==> flow/design.v <==
`default_nettype none
interface usb_gowin_if;
    logic [3:0]  endpt          ;
    logic        setup          ;
    logic [7:0]  txdat          ;
    logic        txcork         ;
    logic        txval          ;
    logic [11:0] txdat_len      ;
    logic        txpop          ;
    logic        txact          ;
    logic  [7:0] rxdat          ;
    logic        rxval          ;
    logic        rxact          ;
    logic        rxrdy          ;
    logic        ack_tout       ;
    logic        ack_received   ;
    logic        ack_bad_packet ;
    logic [3:0]  transact_state_o;
    modport user (
        input  endpt            ,
        input  setup            ,
        output txdat            ,
        output txcork           ,
        output txval            ,
        output txdat_len        ,
        input  txpop            ,
        input  txact            ,
        input  rxdat            ,
        input  rxval            ,
        input  rxact            ,
        output rxrdy            ,
        input  ack_tout         ,
        input  ack_received     ,
        input  ack_bad_packet   ,
        input transact_state_o
    );
    modport gwn (
        output endpt        ,
        output setup        ,
        input  txdat        ,
        input  txcork       ,
        input  txval        ,
        input  txdat_len    ,
        output txpop        ,
        output txact        ,
        output rxdat        ,
        output rxval        ,
        output rxact        ,
        input  rxrdy        ,
        output ack_tout     ,
        output ack_received ,
        output ack_bad_packet,
        output transact_state_o
    );
    modport mon (
        output endpt        ,
        output setup        ,
        output txdat        ,
        output txcork       ,
        output txval        ,
        output txdat_len    ,
        output txpop        ,
        output txact        ,
        output rxdat        ,
        output rxval        ,
        output rxact        ,
        output rxrdy        ,
        output ack_tout     ,
        output ack_received ,
        output ack_bad_packet,
        output transact_state_o
    );
endinterface
`resetall
module usb_desc_msd #(
        parameter VENDORID = 16'h33AA, 
        parameter PRODUCTID = 16'h0120,
        parameter VERSIONBCD = 16'h0100,
        parameter VENDORSTR = "XXXXX",
        parameter VENDORSTR_LEN = 5,
        parameter PRODUCTSTR = "USB Module",
        parameter PRODUCTSTR_LEN = 10,
        parameter SERIALSTR = "0001",
        parameter SERIALSTR_LEN = 4,
        parameter INTRFC0STR = "CDCCOM",
        parameter INTRFC0STR_LEN = 6,
        parameter INTRFC1STR = "MSCCOM",
        parameter INTRFC1STR_LEN = 6,
        parameter HSSUPPORT = 1,
        parameter SELFPOWERED = 0
)
(
        input        CLK                    ,
        input        RESET                  ,
        input  [15:0] i_pid                 ,
        input  [15:0] i_vid                 ,
        input  [9:0] i_descrom_raddr        ,
        output [7:0] o_descrom_rdat         ,
        output [9:0] o_desc_dev_addr        ,
        output [7:0] o_desc_dev_len         ,
        output [9:0] o_desc_qual_addr       ,
        output [7:0] o_desc_qual_len        ,
        output [9:0] o_desc_fscfg_addr      ,
        output [7:0] o_desc_fscfg_len       ,
        output [9:0] o_desc_hscfg_addr      ,
        output [7:0] o_desc_hscfg_len       ,
        output [9:0] o_desc_oscfg_addr      ,
        output [9:0] o_desc_strlang_addr    ,
        output [9:0] o_desc_strvendor_addr  ,
        output [7:0] o_desc_strvendor_len   ,
        output [9:0] o_desc_strproduct_addr ,
        output [7:0] o_desc_strproduct_len  ,
        output [9:0] o_desc_strserial_addr  ,
        output [7:0] o_desc_strserial_len   ,
        output       o_descrom_have_strings
);
    localparam  DESC_DEV_ADDR         = 0;
    localparam  DESC_DEV_LEN          = 18;
    localparam  DESC_QUAL_ADDR        = 20;
    localparam  DESC_QUAL_LEN         = 10;
    localparam  DESC_FSCFG_ADDR       = 32;
    localparam  DESC_FSCFG_LEN        = 1;
    localparam  DESC_HSCFG_ADDR       = DESC_FSCFG_ADDR + DESC_FSCFG_LEN;
    localparam  DESC_HSCFG_LEN        = 32;
    localparam  DESC_OSCFG_ADDR       = DESC_HSCFG_ADDR + DESC_HSCFG_LEN;
    localparam  DESC_OSCFG_LEN        = 1 ;
    localparam  DESC_STRLANG_ADDR     = DESC_OSCFG_ADDR + DESC_OSCFG_LEN;
    localparam  DESC_STRVENDOR_ADDR   = DESC_STRLANG_ADDR + 4;
    localparam  DESC_STRVENDOR_LEN    = 2 + 2*VENDORSTR_LEN;
    localparam  DESC_STRPRODUCT_ADDR  = DESC_STRVENDOR_ADDR + DESC_STRVENDOR_LEN;
    localparam  DESC_STRPRODUCT_LEN   = 2 + 2*PRODUCTSTR_LEN;
    localparam  DESC_STRSERIAL_ADDR   = DESC_STRPRODUCT_ADDR + DESC_STRPRODUCT_LEN;
    localparam  DESC_STRSERIAL_LEN    = 2 + 2*SERIALSTR_LEN;
    localparam  DESC_STRINTRFC0_ADDR  = DESC_STRSERIAL_ADDR + DESC_STRSERIAL_LEN;
    localparam  DESC_STRINTRFC0_LEN   = 2 + 2*INTRFC0STR_LEN;
    localparam  DESC_STRINTRFC1_ADDR  = DESC_STRINTRFC0_ADDR + DESC_STRINTRFC0_LEN;
    localparam  DESC_STRINTRFC1_LEN   = 2 + 2*INTRFC1STR_LEN;
    localparam  DESC_END_ADDR         = DESC_STRINTRFC1_ADDR + DESC_STRINTRFC1_LEN;
    assign  o_desc_dev_addr        = DESC_DEV_ADDR        ;
    assign  o_desc_dev_len         = DESC_DEV_LEN         ;
    assign  o_desc_qual_addr       = DESC_QUAL_ADDR       ;
    assign  o_desc_qual_len        = DESC_QUAL_LEN        ;
    assign  o_desc_fscfg_addr      = DESC_FSCFG_ADDR      ;
    assign  o_desc_fscfg_len       = DESC_FSCFG_LEN       ;
    assign  o_desc_hscfg_addr      = DESC_HSCFG_ADDR      ;
    assign  o_desc_hscfg_len       = DESC_HSCFG_LEN       ;
    assign  o_desc_oscfg_addr      = DESC_OSCFG_ADDR      ;
    assign  o_desc_strlang_addr    = DESC_STRLANG_ADDR    ;
    assign  o_desc_strvendor_addr  = DESC_STRVENDOR_ADDR  ;
    assign  o_desc_strvendor_len   = DESC_STRVENDOR_LEN   ;
    assign  o_desc_strproduct_addr = DESC_STRPRODUCT_ADDR ;
    assign  o_desc_strproduct_len  = DESC_STRPRODUCT_LEN  ;
    assign  o_desc_strserial_addr  = DESC_STRSERIAL_ADDR  ;
    assign  o_desc_strserial_len   = DESC_STRSERIAL_LEN   ;
    localparam descrom_have_strings = (VENDORSTR_LEN > 0 || PRODUCTSTR_LEN > 0 || SERIALSTR_LEN > 0 || INTRFC0STR_LEN > 0 || INTRFC1STR_LEN > 0);
    localparam descrom_len = (HSSUPPORT || descrom_have_strings)?((descrom_have_strings)? DESC_END_ADDR : DESC_OSCFG_ADDR + DESC_OSCFG_LEN) : DESC_FSCFG_ADDR + DESC_FSCFG_LEN;
    assign o_descrom_have_strings = descrom_have_strings;
    reg [7:0] descrom [0 : descrom_len-1];
    integer i;
    integer z;
    always @(posedge CLK or posedge RESET)
      if(RESET) begin
        descrom[0]  <= 8'h12; 
        descrom[1]  <= 8'h01; 
        descrom[2]  <= (HSSUPPORT)? 8'h00 :8'h10; 
        descrom[3]  <= (HSSUPPORT)? 8'h02 :8'h01;
        descrom[4]  <= 8'h00; 
        descrom[5]  <= 8'h00; 
        descrom[6]  <= 8'h00; 
        descrom[7]  <= 8'h40; 
        descrom[8]  <= VENDORID[7 : 0]; 
        descrom[9]  <= VENDORID[15 :8];
        descrom[10] <= PRODUCTID[7 :0]; 
        descrom[11] <= PRODUCTID[15 :8];
        descrom[12] <= VERSIONBCD[7 : 0]; 
        descrom[13] <= VERSIONBCD[15 : 8];
        descrom[14] <= (VENDORSTR_LEN > 0)?  8'h01: 8'h00; 
        descrom[15] <= (PRODUCTSTR_LEN > 0)? 8'h02: 8'h00; 
        descrom[16] <= (SERIALSTR_LEN > 0)?  8'h03: 8'h00; 
        descrom[17] <= 8'h01;  
        descrom[18] <= 8'h00;
        descrom[19] <= 8'h00;
        descrom[20 + 0] <= 8'h0a; 
        descrom[20 + 1] <= 8'h06; 
        descrom[20 + 2] <= 8'h00;
        descrom[20 + 3] <= 8'h02; 
        descrom[20 + 4] <= 8'h00; 
        descrom[20 + 5] <= 8'h00; 
        descrom[20 + 6] <= 8'h00; 
        descrom[20 + 7] <= 8'h40; 
        descrom[20 + 8] <= 8'h01; 
        descrom[20 + 9] <= 8'h00; 
        descrom[20 + 10] <= 8'h00;
        descrom[20 + 11] <= 8'h00;
        descrom[DESC_FSCFG_ADDR + 0] <= 8'h00; 
        descrom[DESC_HSCFG_ADDR + 0] <= 8'h09; 
        descrom[DESC_HSCFG_ADDR + 1] <= 8'h02; 
        descrom[DESC_HSCFG_ADDR + 2] <= DESC_HSCFG_LEN[7:0]; 
        descrom[DESC_HSCFG_ADDR + 3] <= DESC_HSCFG_LEN[15:8]; 
        descrom[DESC_HSCFG_ADDR + 4] <= 8'h01; 
        descrom[DESC_HSCFG_ADDR + 5] <= 8'h01; 
        descrom[DESC_HSCFG_ADDR + 6] <= 8'h00; 
        descrom[DESC_HSCFG_ADDR + 7] <= (SELFPOWERED)? 8'hc0 : 8'h80; 
        descrom[DESC_HSCFG_ADDR + 8] <= 8'hFA; 
        descrom[DESC_HSCFG_ADDR + 9] <= 8'h09; 
        descrom[DESC_HSCFG_ADDR + 10] <= 8'h04; 
        descrom[DESC_HSCFG_ADDR + 11] <= 8'h00; 
        descrom[DESC_HSCFG_ADDR + 12] <= 8'h00; 
        descrom[DESC_HSCFG_ADDR + 13] <= 8'h02; 
        descrom[DESC_HSCFG_ADDR + 14] <= 8'h05;
        descrom[DESC_HSCFG_ADDR + 15] <= 8'h00;
        descrom[DESC_HSCFG_ADDR + 16] <= 8'h00;
        descrom[DESC_HSCFG_ADDR + 17] <= 8'h00; 
        descrom[DESC_HSCFG_ADDR + 18] <= 8'h07; 
        descrom[DESC_HSCFG_ADDR + 19] <= 8'h05; 
        descrom[DESC_HSCFG_ADDR + 20] <= 8'h81; 
        descrom[DESC_HSCFG_ADDR + 21] <= 8'h02; 
        descrom[DESC_HSCFG_ADDR + 22] <= 8'h00; 
        descrom[DESC_HSCFG_ADDR + 23] <= 8'h02;
        descrom[DESC_HSCFG_ADDR + 24] <= 8'h00; 
        descrom[DESC_HSCFG_ADDR + 25] <= 8'h07; 
        descrom[DESC_HSCFG_ADDR + 26] <= 8'h05; 
        descrom[DESC_HSCFG_ADDR + 27] <= 8'h01; 
        descrom[DESC_HSCFG_ADDR + 28] <= 8'h02; 
        descrom[DESC_HSCFG_ADDR + 29] <= 8'h00; 
        descrom[DESC_HSCFG_ADDR + 30] <= 8'h02;
        descrom[DESC_HSCFG_ADDR + 31] <= 8'h00; 
          descrom[DESC_OSCFG_ADDR + 0] <= 8'h00; 
          if(descrom_len > DESC_STRLANG_ADDR)begin
            descrom[DESC_STRLANG_ADDR + 0] <= 8'h04;                 
            descrom[DESC_STRLANG_ADDR + 1] <= 8'h03;                 
            descrom[DESC_STRLANG_ADDR + 2] <= 8'h09;
            descrom[DESC_STRLANG_ADDR + 3] <= 8'h04;          
            descrom[DESC_STRVENDOR_ADDR + 0] <= 2 + 2*VENDORSTR_LEN;
            descrom[DESC_STRVENDOR_ADDR + 1] <= 8'h03;
            for(i = 0; i < VENDORSTR_LEN; i = i + 1) begin
                for(z = 0; z < 8; z = z + 1) begin
                    descrom[DESC_STRVENDOR_ADDR+ 2*i + 2][z] <= VENDORSTR[(VENDORSTR_LEN - 1 -i)*8+z];
                end
                descrom[DESC_STRVENDOR_ADDR+ 2*i + 3] <= 8'h00;
            end
            descrom[DESC_STRPRODUCT_ADDR + 0] <= 2 + 2*PRODUCTSTR_LEN;
            descrom[DESC_STRPRODUCT_ADDR + 1] <= 8'h03;
            for(i = 0; i < PRODUCTSTR_LEN; i = i + 1) begin
                for(z = 0; z < 8; z = z + 1) begin
                    descrom[DESC_STRPRODUCT_ADDR + 2*i + 2][z] <= PRODUCTSTR[(PRODUCTSTR_LEN - 1 - i)*8+z];
                end
                descrom[DESC_STRPRODUCT_ADDR + 2*i + 3] <= 8'h00;
            end
            descrom[DESC_STRSERIAL_ADDR + 0] <= 2 + 2*SERIALSTR_LEN;
            descrom[DESC_STRSERIAL_ADDR + 1] <= 8'h03;
            for(i = 0; i < SERIALSTR_LEN; i = i + 1) begin
                for(z = 0; z < 8; z = z + 1) begin
                    descrom[DESC_STRSERIAL_ADDR + 2*i + 2][z] <= SERIALSTR[(SERIALSTR_LEN - 1 - i)*8+z];
                end
                descrom[DESC_STRSERIAL_ADDR + 2*i + 3] <= 8'h00;
            end
            descrom[DESC_STRINTRFC0_ADDR + 0] <= 2 + 2*INTRFC0STR_LEN;
            descrom[DESC_STRINTRFC0_ADDR + 1] <= 8'h03;
            for(i = 0; i < INTRFC0STR_LEN; i = i + 1) begin
                for(z = 0; z < 8; z = z + 1) begin
                    descrom[DESC_STRINTRFC0_ADDR + 2*i + 2][z] <= INTRFC0STR[(INTRFC0STR_LEN - 1 - i)*8+z];
                end
                descrom[DESC_STRINTRFC0_ADDR + 2*i + 3] <= 8'h00;
            end
            descrom[DESC_STRINTRFC1_ADDR + 0] <= 2 + 2*INTRFC1STR_LEN;
            descrom[DESC_STRINTRFC1_ADDR + 1] <= 8'h03;
            for(i = 0; i < INTRFC1STR_LEN; i = i + 1) begin
                for(z = 0; z < 8; z = z + 1) begin
                    descrom[DESC_STRINTRFC1_ADDR + 2*i + 2][z] <= INTRFC1STR[(INTRFC1STR_LEN - 1 - i)*8+z];
                end
                descrom[DESC_STRINTRFC1_ADDR + 2*i + 3] <= 8'h00;
            end
        end
      end
      else begin
          descrom[8]  <= ((i_pid != 16'h0000)&&(i_pid != 16'hFFFF)) ? i_pid[7:0]  : VENDORID[7 : 0]; 
          descrom[9]  <= ((i_pid != 16'h0000)&&(i_pid != 16'hFFFF)) ? i_pid[15:8] : VENDORID[15 : 8];
          descrom[10] <= ((i_vid != 16'h0000)&&(i_vid != 16'hFFFF)) ? i_vid[7:0]  : PRODUCTID[7 : 0]; 
          descrom[11] <= ((i_vid != 16'h0000)&&(i_vid != 16'hFFFF)) ? i_vid[15:8] : PRODUCTID[15 : 8];
      end
    assign o_descrom_rdat = descrom[i_descrom_raddr];
endmodule
== Tool chain data of usb_desc_msd ==
The steps from the RTL of usb_desc_msd to its reports follow in flow order.
Lines are those of the file above, counted from 1.
Operators: Yosys type, input widths -> output width; for muxes data width and select width s.
Cell names lack the library's common part.
The mark -- stands for no value.

* Top module: usb_desc_msd
* Clock port: CLK
* Library: sky130hd
* Timing corner: tt_025C_1v80

== Word level ==
Yosys after proc, flatten, opt, wreduce and memory -nomap, before mapping. Enables and synchronous resets that opt folds into registers are not counted as muxes. Print and check cells are not counted. Equal cells are merged and count once.

* Eq/ne operators: 143
* Multiplexer cells: 5
* Reduce/logical cells: 23

{| class="wikitable"
|+ Operator list
! kind !! count
|-
| $eq 8x7->1 const B || 64
|-
| $pmux 8 s38 || 1
|-
| $eq 8x6->1 const B || 32
|-
| $eq 8x5->1 const B || 16
|-
| $eq 8x8->1 const B || 14
|-
| $eq 8x4->1 const B || 8
|-
| $reduce_or 58->1 || 1
|-
| $ne 16x16->1 const B || 2
|-
| $reduce_bool 16->1 || 2
|-
| $eq 8x3->1 const B || 4
|-
| $mux 8 || 4
|-
| $eq 8x2->1 const B || 2
|-
| $reduce_or 2->1 || 7
|-
| $reduce_or 3->1 || 4
|-
| $reduce_or 5->1 || 2
|-
| $reduce_or 9->1 || 1
|-
| $eq 8x1->1 const B || 1
|-
| $logic_not 8->1 || 1
|-
| $reduce_or 8->1 || 1
|-
| $reduce_or 7->1 || 1
|-
| $reduce_or 4->1 || 1
|-
| $logic_and 1x1->1 || 2
|}

* Flip-flop bits (word level): 32
* Input bits: 44
* Output and inout port bits: 155
* Cells after elaboration: 175

== Longest topological paths ==
Yosys ltp: most cells in a row. Word level: on the elaborated netlist, between registers, memories and ports. Mapped: between sequential cells and ports; inverters and the memories' decode and read muxes count.

* Depth after elaboration: 3
* ABC_AREA: 0
* Depth in mapped cells: 10
* Mapped depth without buffers: 7

== Mapped cells and area ==
The flow's flattened synthesis, as Yosys stat reports it; memories are mapped. The netlist is that of the ABC_AREA named above (0 if unset); the other value can give another one.
Totals and module areas in this step are rounded.

{| class="wikitable"
|+ Cells by type
! cell !! count !! total area (um^2)
|-
| buf_4 || 156 || 1.17E+03
|-
| dfrtp_1 || 22 || 550.528
|-
| dfstp_2 || 10 || 262.752
|-
| mux4_2 || 7 || 157.651
|-
| and2_1 || 22 || 137.632
|-
| nor2_1 || 28 || 105.101
|-
| nand4_1 || 15 || 93.84
|-
| a21oi_1 || 18 || 90.086
|-
| o21ai_0 || 18 || 90.086
|-
| nor4_1 || 13 || 81.328
|-
| nand2_1 || 21 || 78.826
|-
| nor3_1 || 15 || 75.072
|-
| or3_1 || 12 || 75.072
|-
| buf_2 || 12 || 60.058
|-
| nand2b_1 || 9 || 56.304
|-
| o22ai_1 || 9 || 56.304
|-
| a211o_1 || 4 || 35.034
|-
| nand3_1 || 7 || 35.034
|}

Other cell types: 46; their cells: 96.

* Standard cells after synthesis: 494
* Cell area after synthesis: 4000 um^2
* Mapped flip-flops: 32
* Buffer cells: 177

== Worst setup path after synthesis ==
OpenSTA on the mapped netlist: ideal clock, no wires. The path of least setup slack (recovery checks aside). Input and output delay are each 20% of the period. Register names are those of the netlist, which keeps one name where synthesis merged equal registers.

* Kind: input-to-output
* Start: in i_descrom_raddr[5]
* End: out o_descrom_rdat[1]
* Period: 2.6 ns
* External input delay: 0.520 ns
* Output delay: 0.520 ns
* Arrival time: 2.075 ns
* Setup slack: 0.005 ns
* Path delay: 1.555 ns
* Driving pins on the path: 7
* Synthesis period reached: 2.595 ns

"path delay" = arrival - input delay + setup time.
At an output port there is no setup time.
"driving pins on the path" counts driving pins, that of a launching flip-flop among them; a cell with two outputs on the path counts twice.
"synthesis period reached" is the clock period less the worst setup slack; recovery checks do not enter. This is arithmetic on one report: input and output delays are still those of the set period (20% each).
The rows between start and end are the longest chain of elaborated cells between them; the timing report does not say that the signal goes this way. Where chains are equally long, one stands for them.
Each line given opens the expression or statement behind the cell; cells for indexed reads and writes are added by Yosys, which also makes memories of some case tables.

* Cell sequence: buf_6 > or4_4 > or4_1 > nand4_1 > a2111oi_1 > nand3_1 > nand4b_1
* Cells in the longest elaborated chain: 3

{| class="wikitable"
|+ RTL lines, path after synthesis
! element !! line !! RTL
|-
| start, declared || 97 || <nowiki>input  [9:0] i_descrom_raddr        ,</nowiki>
|-
| $eq 8x8->1 || 282 || <nowiki>assign o_descrom_rdat = descrom[i_descrom_raddr];</nowiki>
|-
| $reduce_or 58->1 || -- ||
|-
| $pmux 8 s38 || 282 ||
|-
| end, declared || 98 || <nowiki>output [7:0] o_descrom_rdat         ,</nowiki>
|}

== Path in the finished layout ==
Path of least setup slack in the final report of run 1 (OpenROAD, finished layout, wires in). Where an end is a register, its clock arrival counts in the times.

* Kind: input-to-output
* Start: in i_descrom_raddr[3]
* End: out o_descrom_rdat[2]
* Period: 4.37 ns
* External input delay: 0.87 ns
* Output delay: 0.87 ns
* Arrival time: 3.41 ns
* Setup slack: 0.08 ns
* Driving pins on the path: 9

The rows between start and end are the longest chain of elaborated cells between them; the timing report does not say that the signal goes this way. Where chains are equally long, one stands for them.

* Cell sequence: clkdlybuf4s50_1 > buf_4 > or4b_2 > o22ai_2 > a21oi_1 > nand4_1 > buf_4 > a211o_1 > clkdlybuf4s50_1
* Cells in the longest elaborated chain: 3

{| class="wikitable"
|+ RTL lines, path after layout
! element !! line !! RTL
|-
| start, declared || 97 || <nowiki>input  [9:0] i_descrom_raddr        ,</nowiki>
|-
| $eq 8x8->1 || 282 || <nowiki>assign o_descrom_rdat = descrom[i_descrom_raddr];</nowiki>
|-
| $reduce_or 58->1 || -- ||
|-
| $pmux 8 s38 || 282 ||
|-
| end, declared || 98 || <nowiki>output [7:0] o_descrom_rdat         ,</nowiki>
|}

Top module usb_desc_msd; platform sky130hd; tools Yosys and OpenROAD; 2 stored runs in no particular order. Input and output delays are each 20% of the period that was set; the output load is 0.01 pF.
"achieved period": clock period set for the run, less the worst setup slack. It is reckoned from that one timing run; input and output delays stay at 20% of the period that was set.
"time on the worst setup path" = time allowed to the worst setup path (clock period - input delay - output delay, where it has them) - its slack; a late launch clock adds to it, a late capture clock takes from it.
"total power after layout" is the tool's figure for a default switching activity; nothing was simulated.
The results are shown rounded.

=== Run 1 ===
{| class="wikitable"
! Setting !! Value
|-
| period_ns || 4.37
|-
| CORE_UTILIZATION || 30
|-
| PLACE_DENSITY_LB_ADDON || 0.28
|-
| CORE_MARGIN || 2
|-
| CELL_PAD_IN_SITES_GLOBAL_PLACEMENT || 0
|-
| CELL_PAD_IN_SITES_DETAIL_PLACEMENT || 0
|-
| TNS_END_PERCENT || 80
|-
| CAP_MARGIN || 30
|-
| MAX_ROUTING_LAYER || met4
|-
| SLEW_MARGIN || 20
|-
! Result !! Value
|-
| Die size || 14000 um^2
|-
| Standard-cell area after layout || 5100 um^2
|-
| Utilization in the final report || 0.4
|-
| Chip area after synthesis (Yosys) || 4000 um^2
|-
| Worst setup slack after layout || 0.082 ns
|-
| Sum of negative setup slack || 0.000 ns
|-
| Total power after layout || 1.00 mW
|-
| Achieved period || 4.288 ns
|-
| Time on the worst setup path || 2.54 ns
|-
| Critical path kind || input-to-output
|}

=== Run 2 ===
{| class="wikitable"
! Setting !! Value
|-
| period_ns || 2.64
|-
| SETUP_SLACK_MARGIN || -0.03
|-
| CAP_MARGIN || 20
|-
| CORE_MARGIN || 2
|-
| CORE_UTILIZATION || 40
|-
| SLEW_MARGIN || 20
|-
! Result !! Value
|-
| Die size || 11000 um^2
|-
| Standard-cell area after layout || 5500 um^2
|-
| Utilization in the final report || 0.57
|-
| Chip area after synthesis (Yosys) || 4000 um^2
|-
| Worst setup slack after layout || -0.38 ns
|-
| Sum of negative setup slack || -1.6 ns
|-
| Total power after layout || 1.6 mW
|-
| Achieved period || 3.022 ns
|-
| Time on the worst setup path || 1.97 ns
|-
| Critical path kind || input-to-output
|}
